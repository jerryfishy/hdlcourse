==> flow/design.v <==
module FIFO_64x8 #(
parameter DEPTH = 6,        
parameter WIDTH = 8,
MAX_COUNT = (1 << DEPTH)
)(
input wire clk ,                 
input wire reset_n ,             
input [WIDTH-1:0] data_i ,       
input wire rd_en ,               
input wire wr_en ,               
output reg[WIDTH-1:0] data_o ,   
output reg overflow ,            
output reg underflow             
);
reg [DEPTH-1 : 0] tail;                        
reg [DEPTH-1 : 0] head;                        
reg [DEPTH-1 : 0] count;                       
reg [WIDTH-1 : 0] fifomem [MAX_COUNT - 1 : 0];  
always@(posedge clk)  
    if(rd_en)
        data_o <= fifomem[tail];
always@(posedge clk)  
    if(wr_en)
        fifomem[head] <= data_i;
always@(posedge clk)  
    if(!reset_n)
        head <= 0;
    else if(wr_en)
        head <= head + 1'b1;
always@(posedge clk)  
    if(!reset_n)
        tail <= 0;
    else if(rd_en)
        tail <= tail + 1'b1;
always@(posedge clk)  
    if(!reset_n)
        count <= 0;
    else
        case({rd_en,wr_en})
            2'b00: count <= count;
            2'b01: count <= count + 1'b1;
            2'b10: count <= count - 1'b1;
            2'b11: count <= count;
            default: count <= 'bx;
        endcase
always @(*) begin  
    overflow = count[(DEPTH-1)-:2] == 2'b11;
    underflow = count[(DEPTH-1)-:2] == 2'b00;
end
endmodule
module data_trans(
    input wire reset_n,         
    input wire clk,             
    input wire start,           
    input wire [7:0] data_in,   
    input wire byt,             
    output reg [7:0] data_o,    
    output reg data_en          
);
reg [3:0] half_data;
reg half_byte_received;
always @(posedge clk or negedge reset_n) begin
    if (!reset_n) begin
        data_o <= 8'b0;
        data_en <= 0;
        half_data <= 4'b0;
        half_byte_received <= 0;
    end
    else if (start) begin
        if (byt) begin
            if(!half_byte_received) begin
            data_o <= data_in;
            data_en <= 1;  
            end else begin
                data_o <= {half_data,data_in[7:4]};
                data_en <= 1;  
                half_byte_received <= 1;
                half_data <= data_in[3:0];
            end
        end else begin
            if (!half_byte_received) begin
                half_data <= data_in[3:0];
                half_byte_received <= 1;
                data_en <= 0;  
            end else begin
                data_o <= {half_data, data_in[3:0]};
                half_byte_received <= 0;
                data_en <= 1;  
            end
        end
    end else begin
        data_o <= 8'b0;
        data_en <= 0;  
    end
end
endmodule
module data_mod(
input wire clk ,         
input wire reset_n,      
input wire rdy ,         
input wire [7:0] data_in,  
output reg mod_en ,      
output reg rd ,          
output reg [4:0] dmod    
);
localparam START = 0;
localparam DATA_IN4_0 = 1;
localparam DATA_IN1_0_DATA_R7_5 = 2;
localparam DATA_R6_2 = 3;
localparam DATA_IN3_0_DATA_R7 = 4;
localparam DATA_IN0_DATA_R7_4 = 5;
localparam DATA_R5_1 = 6;
localparam DATA_IN2_0_DATA_R7_6 = 7;
localparam DATA_R7_3 = 8;
reg [7:0] buffer;
reg [3:0] state,next_state ;
always @(*) begin
    case(state)
        START : next_state = DATA_IN4_0 ;
        DATA_IN4_0 : next_state = DATA_IN1_0_DATA_R7_5;
        DATA_IN1_0_DATA_R7_5 : next_state = DATA_R6_2 ;
        DATA_R6_2 : next_state = DATA_IN3_0_DATA_R7 ;
        DATA_IN3_0_DATA_R7 : next_state = DATA_IN0_DATA_R7_4 ;
        DATA_IN0_DATA_R7_4 : next_state = DATA_R5_1 ;
        DATA_R5_1 : next_state = DATA_IN2_0_DATA_R7_6;
        DATA_IN2_0_DATA_R7_6 : next_state = DATA_R7_3 ;
        DATA_R7_3 : next_state = DATA_IN4_0 ;
        default : next_state = START ;
    endcase
end
always @(*) begin
    case (state)
        START : rd = 1'b1 & rdy;
        DATA_IN4_0 : rd = 1'b1 & rdy;
        DATA_IN1_0_DATA_R7_5 : rd = 1'b0 ;
        DATA_R6_2 : rd = 1'b1 & rdy;
        DATA_IN3_0_DATA_R7 : rd = 1'b1 & rdy;
        DATA_IN0_DATA_R7_4 : rd = 1'b0 ;
        DATA_R5_1 : rd = 1'b1 & rdy;
        DATA_IN2_0_DATA_R7_6 : rd = 1'b0 ;
        DATA_R7_3 : rd = 1'b1 & rdy;
        default : rd = 1'b0 ;
    endcase
end
always @(*) begin
    case (state)
        START : dmod = 5'b0 ;
        DATA_IN4_0 : dmod = data_in[4:0] ;
        DATA_IN1_0_DATA_R7_5 : dmod = {data_in[1:0], buffer[7:5]};
        DATA_R6_2 : dmod = buffer[6:2] ;
        DATA_IN3_0_DATA_R7 : dmod = {data_in[3:0], buffer[7]} ;
        DATA_IN0_DATA_R7_4 : dmod = {data_in[0], buffer[7:4]} ;
        DATA_R5_1 : dmod = buffer[5:1] ;
        DATA_IN2_0_DATA_R7_6 : dmod = {data_in[2:0], buffer[7:6]};
        DATA_R7_3 : dmod = buffer[7:3] ;
        default : dmod = 5'b0 ;
    endcase
end
always @ (posedge clk or negedge reset_n)begin
    if(!reset_n) begin
        state <= START;
        buffer <= 7'b0;
        mod_en <= 1'b0;
    end else if (rdy) begin
        state <= next_state;
        buffer <= data_in;
        mod_en <= rdy;
    end
end
endmodule
module top(
    input wire start,                     
    input wire [7:0] data_in,             
    input wire byt,                       
    input wire reset_n,                   
    input wire clk,                       
    output reg full,                      
    output reg [4:0] dmod,
    output mod_en
);
wire [7:0] data_o_trans;
wire data_en_trans;
wire rd_en_fifo,empty;
wire [7:0] data_o_fifo;
wire full_fifo;
wire [4:0] dmod_fifo;
always@(*) 
    full = full_fifo;
always@(*) 
    dmod = dmod_fifo;
data_trans u1(
    .reset_n(reset_n),
    .clk(clk),
    .start(start),
    .data_in(data_in),
    .byt(byt),
    .data_o(data_o_trans),
    .data_en(data_en_trans)
);
FIFO_64x8 #(
    .DEPTH(3),
    .WIDTH(8)
) u2 (
    .reset_n(reset_n),
    .clk(clk),
    .data_i(data_o_trans),
    .wr_en(data_en_trans),
    .rd_en(rd_en_fifo),
    .data_o(data_o_fifo),
    .overflow(full_fifo),
    .underflow(empty)
);
data_mod u3(
    .clk(clk),
    .reset_n(reset_n),
    .rdy(~empty),
    .data_in(data_o_fifo),
    .mod_en(mod_en),
    .rd(rd_en_fifo),
    .dmod(dmod_fifo)
);
endmodule
* Step by step through the tools: top *
Tool output for the design above, in the order of the flow.
Line numbers count from 1 in the design file above.
Library cell names are shortened.
Not given: --

set-up
  design top = top
  clock port = clk
  library = sky130hd
  timing corner = tt_025C_1v80

* Word-level counts *
Counts by Yosys on the flattened word-level netlist (proc, flatten, opt, wreduce; memories kept). Register bits leave out memories and registers merged into their read ports (data or address). Print and check cells are left out. Cells with the same type and inputs are merged into one.
Yosys's memory passes give these memory sizes; they may raise the number of words (mostly to a power of two), join words into wider ones and drop unused or constant bits.

bit counts
  elaborated cells = 57
  bits in registers = 32
  input bits = 12
  RAM bits = 64
  word width x clocked read ports = 12
  memory bits (read-only) = 64
  memory cells = 2
  output and inout port bits = 7

memory list
  name             words  width  rd ports  write ports  RTL line  RTL
  (no name shown)  16     4      1         0            118       case(state)
  u2.fifomem       8      8      1         1            18        reg [WIDTH-1 : 0] fifomem [MAX_COUNT - 1 : 0];

operators by class
  reductions and logical operators = 8
  bitwise logic cells = 1
  equality and inequality tests = 15
  mux-type cells = 18
  add/subtract/negate cells = 4

operators with widths
  cell                                       number
  case mux 5 bit (select 8 bit)              1
  2-to-1 mux 8 bit                           5
  == test 4 x 3 -> 1 bit with constant B     4
  2-to-1 mux 4 bit                           3
  adder 3 x 1 -> 3 bit with constant B       3
  == test 4 x 2 -> 1 bit with constant B     2
  2-to-1 mux 1 bit                           7
  == test 2 bit with constant B              3
  OR reduction 6 bit                         1
  case mux 3 bit (select 2 bit)              1
  zero test 2 bit                            2
  == test 4 x 1 -> 1 bit with constant B     1
  == test 4 bit with constant B              1
  zero test 4 bit                            1
  subtractor 3 x 1 -> 3 bit with constant B  1
  != test 3 x 1 -> 1 bit with constant B     1
  AND reduction 3 bit                        1
  2-to-1 mux 3 bit                           1
  zero test 1 bit                            2
  == test 2 x 1 -> 1 bit with constant B     1
  != test 2 x 1 -> 1 bit with constant B     1
  != test 2 bit with constant B              1
  OR reduction 2 bit                         1
  inverter 1 bit                             1

* Depth *
Yosys ltp: most cells in a row. Word level: on the elaborated netlist, between registers, memories and ports. Mapped: between sequential cells and ports; inverters and the memories' decode and read muxes count.

depth
  depth after elaboration = 5
  ABC_AREA = 1
  mapped depth = 13
  gate-level depth less buffers = 13

* Synthesis result *
The flow's flattened synthesis, as Yosys stat reports it; memories are mapped. The netlist is that of the ABC_AREA named above (0 if unset); the other value can give another one.

cells by type
  cell type  number  area in all (um^2)
  edfxtp_1   72      2.16E+03
  dfrtp_1    26      650.624
  nor2_1     76      285.274
  nand2_1    67      251.491
  o21ai_1    40      200.192
  dfxtp_1    9       180.173
  o22ai_1    28      175.168
  o21ai_0    33      165.158
  inv_1      40      150.144
  ha_1       9       112.608
  a21oi_1    11      55.053
  mux2i_1    4       40.038
  buf_2      7       35.034
  clkbuf_1   8       30.029
  nand3_1    5       25.024
  inv_2      6       22.522
  fa_1       1       20.019
  nand3_2    2       20.019

Not listed: further types 8, cells in them 12.

synthesis totals
  chip area (Yosys) = 4,668.2 um^2
  sequential part of the area = 2,992.9 um^2
  buffers = 15
  mapped flip-flops = 107
  cell count = 456

* Timing after synthesis *
Source: OpenSTA report_checks on the synthesized netlist (no wires, ideal clock, input and output delay 20% of the period each), path of least setup slack; recovery checks are left aside. Register names are those of the netlist, which keeps one name where synthesis merged equal registers.

path post-synthesis
  path type = reg-to-reg
  from = reg u3.state[0]
  to = reg u2.count[2]
  path slack = 1.453 ns
  stages = 14
  setup time = 0.122 ns
  delay of the path = 2.807 ns
  launch time at the first pin = 0.000 ns
  period = 4.26 ns
  arrival = 2.685 ns
  required time = 4.138 ns
  path buffers = 0
  period reached after synthesis = 2.807 ns

"delay of the path" = arrival - input delay + setup time.
"stages": output pins that drive a net of the path, with the launching flip-flop's if there is one; two outputs of one cell count as two.
"period reached after synthesis" = period - worst setup slack (recovery checks aside). The figure is calculated, with input and output delays left at 20% of the set period.
Between the ends stands the longest chain of elaborated cells between them, by number of cells; it is not shown to be the way that was timed. Of several equally long chains one is given.
A line is the first line of the expression or statement that the cell stems from. Yosys adds cells for indexed reads and writes and turns some case tables into memories.
At most two assigning lines are given for a register; there are more.

on the way, post-synthesis
  cell sequence = dfrtp_1 inv_1 ha_1 nand3_1 nand2_1 inv_2 a21oi_1 ha_1 inv_1 fa_1 a21oi_1 o21ai_0 o21ai_0 a21oi_1
  length of the longest elaborated chain = 5
  elaborated cells on any way between the ends = 14
  those cells by class = eq/ne: 8; mux: 2; reduce/logical: 4

ends and longest elaborated chain, post-synthesis
  what                           RTL line  RTL
  from (decl)                    116       reg [3:0] state,next_state ;
  zero test 4 bit                132       case (state)
  OR reduction 6 bit             --
  2-to-1 mux 1 bit               132
  == test 2 bit                  39        case({rd_en,wr_en})
  case mux 3 bit (select 2 bit)  39
  to (assign)                    40        2'b00: count <= count;
  to (assign)                    41        2'b01: count <= count + 1'b1;
  to (decl)                      17        reg [DEPTH-1 : 0] count;

* Timing after layout *
From the final timing report of run A: the path of least setup slack in the routed layout; clock arrival at registers is part of the times.

path post-layout
  path type = reg-to-reg
  from = reg u3.state[0]
  to = reg u2.count[2]
  path buffers = 0
  period = 1.98 ns
  launch time at the first pin = 0.34 ns
  arrival = 2.38 ns
  stages = 14
  required time = 2.21 ns
  path slack = -0.17 ns
  setup time = 0.11 ns

Between the ends stands the longest chain of elaborated cells between them, by number of cells; it is not shown to be the way that was timed. Of several equally long chains one is given.
At most two assigning lines are given for a register; there are more.

on the way, post-layout
  cell sequence = dfrtp_2 inv_4 ha_4 nand3_4 nand2_2 inv_2 a21oi_4 ha_4 inv_2 fa_2 a21oi_2 o21ai_2 o21ai_1 a21oi_1
  length of the longest elaborated chain = 5
  elaborated cells on any way between the ends = 14
  those cells by class = eq/ne: 8; mux: 2; reduce/logical: 4

ends and longest elaborated chain, post-layout
  what                           RTL line  RTL
  from (decl)                    116       reg [3:0] state,next_state ;
  zero test 4 bit                132       case (state)
  OR reduction 6 bit             --
  2-to-1 mux 1 bit               132
  == test 2 bit                  39        case({rd_en,wr_en})
  case mux 3 bit (select 2 bit)  39
  to (assign)                    40        2'b00: count <= count;
  to (assign)                    41        2'b01: count <= count + 1'b1;
  to (decl)                      17        reg [DEPTH-1 : 0] count;

==> results <==
Flow measurements of top on sky130hd: 2 stored runs with different settings, listed in no order. Input and output delays are each 20% of the period that was set; the output load is 0.01 pF.
"period reached" = clock period - worst setup slack. The figure is calculated, with input and output delays left at 20% of the set period.
"time on the worst setup path" is the time allowed to the run's worst setup path (the clock period less input and output delay, where it has them) less its slack. Clock arrival times count: a late capture clock shortens it, a late launch clock lengthens it.
By "overall power" is meant OpenSTA's value without simulated activity: inputs other than the clock are taken to toggle once in ten clock periods, and the tool carries that through the logic.
A setting shown as - is not set for that run.

setting or result                      run A       run B
period_ns                              1.98        3.15
CORE_UTILIZATION                       24          40
SETUP_SLACK_MARGIN                     0.27        0.26
PLACE_DENSITY                          0.78        -
HOLD_SLACK_MARGIN                      0.21        -
CORE_MARGIN                            5           2
TNS_END_PERCENT                        95          -
ABC_AREA                               1           -
MIN_ROUTING_LAYER                      met1        -
CAP_MARGIN                             20          20
SLEW_MARGIN                            20          20
netlist area reported by Yosys (um^2)  4,668.2     4,758.3
overall power (uW)                     7,896       4,778
sum of negative setup slack (ns)       -0.838      0.000
final utilization (%)                  30.2        47.4
time on the worst setup path (ns)      2.15        2.15
worst path kind                        reg-to-reg  reg-to-output
std-cell area (final layout) (um^2)    5,840.6     5,461.5
die outline area (um^2)                22,339.8    12,783.7
worst slack on setup checks (ns)       -0.173      0.369
period reached (ns)                    2.153       2.781
